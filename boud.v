==> flow/design.v <==
module boud_rate (
    input wire clk,
    input wire rst,
    input wire [7:0]num,
    output reg boud_tick
);
reg [7:0] counter;
always @(posedge clk) begin
    if(rst) begin
        counter <= 0;
        boud_tick <=0;
    end
    else begin
        if (counter == num) begin
        counter <= 0;
        boud_tick = 1'b1;
    end
    else begin
        counter <= counter + 1;
        boud_tick = 1'b0;
    end
    end
end
endmodule
Tool chain data of boud_rate

What the tools print for boud_rate, step after step.
Line numbers count from 1 in the design file above.
Operators: Yosys type, input widths -> output width; for muxes data width and select width s.
Cell names lack the library's common part.
A cell with -- has no value.

Top: boud_rate
Clock input: clk
Standard-cell library: sky130hd
Timing corner: tt_025C_1v80

Word-level counts

Counts by Yosys on the flattened word-level netlist (proc, flatten, opt, wreduce; memories kept). Register bits leave out memories and registers merged into their read ports (data or address); mux counts leave out enables and synchronous resets folded into registers. Print and check cells are left out. Cells with the same type and inputs are merged into one.

Register bits: 9
Word-level cells: 6
Output and inout bits: 1
Input bits: 10

Reduce/logical cells: 1
$add $sub $neg: 1
Equality and inequality tests: 1
Multiplexer cells: 1

Operator list:

| kind                | number |
| $add 8x1->8 const B | 1 |
| $eq 8x8->1          | 1 |
| $reduce_or 2->1     | 1 |
| $mux 1              | 1 |

Depth

Yosys ltp: most cells in a row. Word level: on the elaborated netlist, between registers, memories and ports. Mapped: between sequential cells and ports; inverters and the memories' decode and read muxes count.

Depth in word-level cells: 2
ABC_AREA: 0
Mapped depth: 4
Mapped depth without buffers: 4

Synthesis result

The flow's flattened synthesis, as Yosys stat reports it; memories are mapped. The netlist is that of the ABC_AREA named above (0 if unset); the other value can give another one.
Totals and module areas in this step are rounded.

Cell types:

| type     | number | area in all (um^2) |
| dfxtp_1  | 9      | 180.173 |
| xor2_1   | 9      | 78.826 |
| a211oi_1 | 5      | 37.536 |
| a221oi_1 | 3      | 26.275 |
| nor4_2   | 2      | 25.024 |
| or3_1    | 3      | 18.768 |
| xor2_2   | 1      | 16.266 |
| nand3_1  | 3      | 15.014 |
| o21ai_0  | 3      | 15.014 |
| ha_1     | 1      | 12.512 |
| buf_6    | 1      | 11.261 |
| and3b_1  | 1      | 8.758 |
| xnor2_1  | 1      | 8.758 |
| nand2_1  | 2      | 7.507 |
| nand4_1  | 1      | 6.256 |
| buf_1    | 1      | 3.754 |
| inv_1    | 1      | 3.754 |

Cell area after synthesis: 475.5 um^2
Buffer cells: 2
Cell count: 47
Sequential area: 180.2 um^2
Flip-flop cells: 9

Timing after synthesis

OpenSTA on the mapped netlist: ideal clock, no wires. The path of least setup slack (recovery checks aside). Input and output delay are each 20% of the period. Register names are those of the netlist, which keeps one name where synthesis merged equal registers.

Path kind: input to register
From: input num[5]
To: register counter[5]
Launch time at the first pin: 392 ps
Clock period: 1960 ps
Path buffers: 0
Driving pins on the path: 3
Delay of the path: 1004 ps
Arrival: 1237 ps
Data required time: 1801 ps
Input delay: 392 ps
Slack: 564 ps
Setup time: 159 ps
Synthesis period reached: 1396 ps

"delay of the path" = arrival - input delay + setup time.
"driving pins on the path": output pins that drive a net of the path, with the launching flip-flop's if there is one; two outputs of one cell count as two.
"synthesis period reached" is the clock period less the worst setup slack; recovery checks do not enter. This is arithmetic on one report: input and output delays are still those of the set period (20% each).
The rows between start and end are the longest chain of elaborated cells between them; the timing report does not say that the signal goes this way. Where chains are equally long, one stands for them.
Each line given opens the expression or statement behind the cell; cells for indexed reads and writes are added by Yosys, which also makes memories of some case tables.
A register here has more assigning lines than the two given.

Cell sequence: xor2_1 -> nor4_2 -> a221oi_1
Cells in the longest elaborated chain: 2
Elaborated cells on any way between the ends: 2
RTL lines with such cells: 1
Those cells by class: eq/ne (1); reduce/logical (1)

RTL lines, path after synthesis:

| element            | RTL line | text |
| start: declaration | 4        | `input wire [7:0]num,` |
| $eq 8x8->1         | 14       | `if (counter == num) begin` |
| $reduce_or 2->1    | --       |  |
| end: assignment    | 15       | `counter <= 0;` |
| end: assignment    | 19       | `counter <= counter + 1;` |
| end: declaration   | 7        | `reg [7:0] counter;` |

Path in the finished layout

Path of least setup slack in the final report of stored run 2 (OpenROAD, finished layout, wires in). Where an end is a register, its clock arrival counts in the times.
The path's times are printed in steps of 10 ps; the period is the one set.

Path kind: register to register
From: register counter[1]
To: register boud_tick
Setup time: 50 ps
Slack: 110 ps
Data required time: 1590 ps
Clock period: 1380 ps
Driving pins on the path: 5
Path buffers: 1
Launch time at the first pin: 250 ps
Arrival: 1480 ps

The rows between start and end are the longest chain of elaborated cells between them; the timing report does not say that the signal goes this way. Where chains are equally long, one stands for them.
A register here has more assigning lines than the two given.

Cell sequence: dfxtp_4 -> xor2_2 -> nor4_4 -> buf_4 -> and3b_1
Cells in the longest elaborated chain: 2
Elaborated cells on any way between the ends: 2
RTL lines with such cells: 1
Those cells by class: eq/ne (1); mux (1)

RTL lines, path post-layout:

| element            | RTL line | text |
| start: declaration | 7        | `reg [7:0] counter;` |
| start: assignment  | 10       | `counter <= 0;` |
| start: assignment  | 19       | `counter <= counter + 1;` |
| $eq 8x8->1         | 14       | `if (counter == num) begin` |
| $mux 1             | 14       |  |
| end: assignment    | 11       | `boud_tick <=0;` |
| end: assignment    | 16       | `boud_tick = 1'b1;` |
| end: declaration   | 5        | `output reg boud_tick` |

## Implementation results

Flow measurements of boud_rate on sky130hd: 2 stored runs with different settings, listed in no order. Input and output delays are each 20% of the period that was set; the output load is 0.01 pF.
"power consumption": no workload was simulated; the value follows from the tool's default switching activity.
The results are shown rounded.
Among the settings, . means not set for that run.
Results: . = not shown.

| name                                   | stored run 1 | stored run 2 |
| period_ns                              | 2.33         | 1.38         |
| CORE_UTILIZATION                       | 51           | 40           |
| PLACE_DENSITY_LB_ADDON                 | 0.13         | .            |
| CORE_MARGIN                            | 6            | 2            |
| CELL_PAD_IN_SITES_DETAIL_PLACEMENT     | 0            | .            |
| TNS_END_PERCENT                        | 25           | .            |
| CTS_CLUSTER_DIAMETER                   | 165          | .            |
| CAP_MARGIN                             | 5            | 20           |
| MIN_ROUTING_LAYER                      | met1         | .            |
| MAX_ROUTING_LAYER                      | met4         | .            |
| SLEW_MARGIN                            | 20           | 20           |
| SETUP_SLACK_MARGIN                     | .            | 0.2          |
| Yosys chip area after synthesis (um^2) | .            | 475.5        |
| standard-cell area after layout (um^2) | .            | 804.5        |
| post-route utilization                 | .            | 0.724        |
| power consumption (W)                  | .            | 0.0005941    |
| setup slack of the critical path (ps)  | .            | 113          |
| die area (um^2)                        | .            | 1480         |

Stored run 1: unfinished; error PDN-0185 in floorplanning
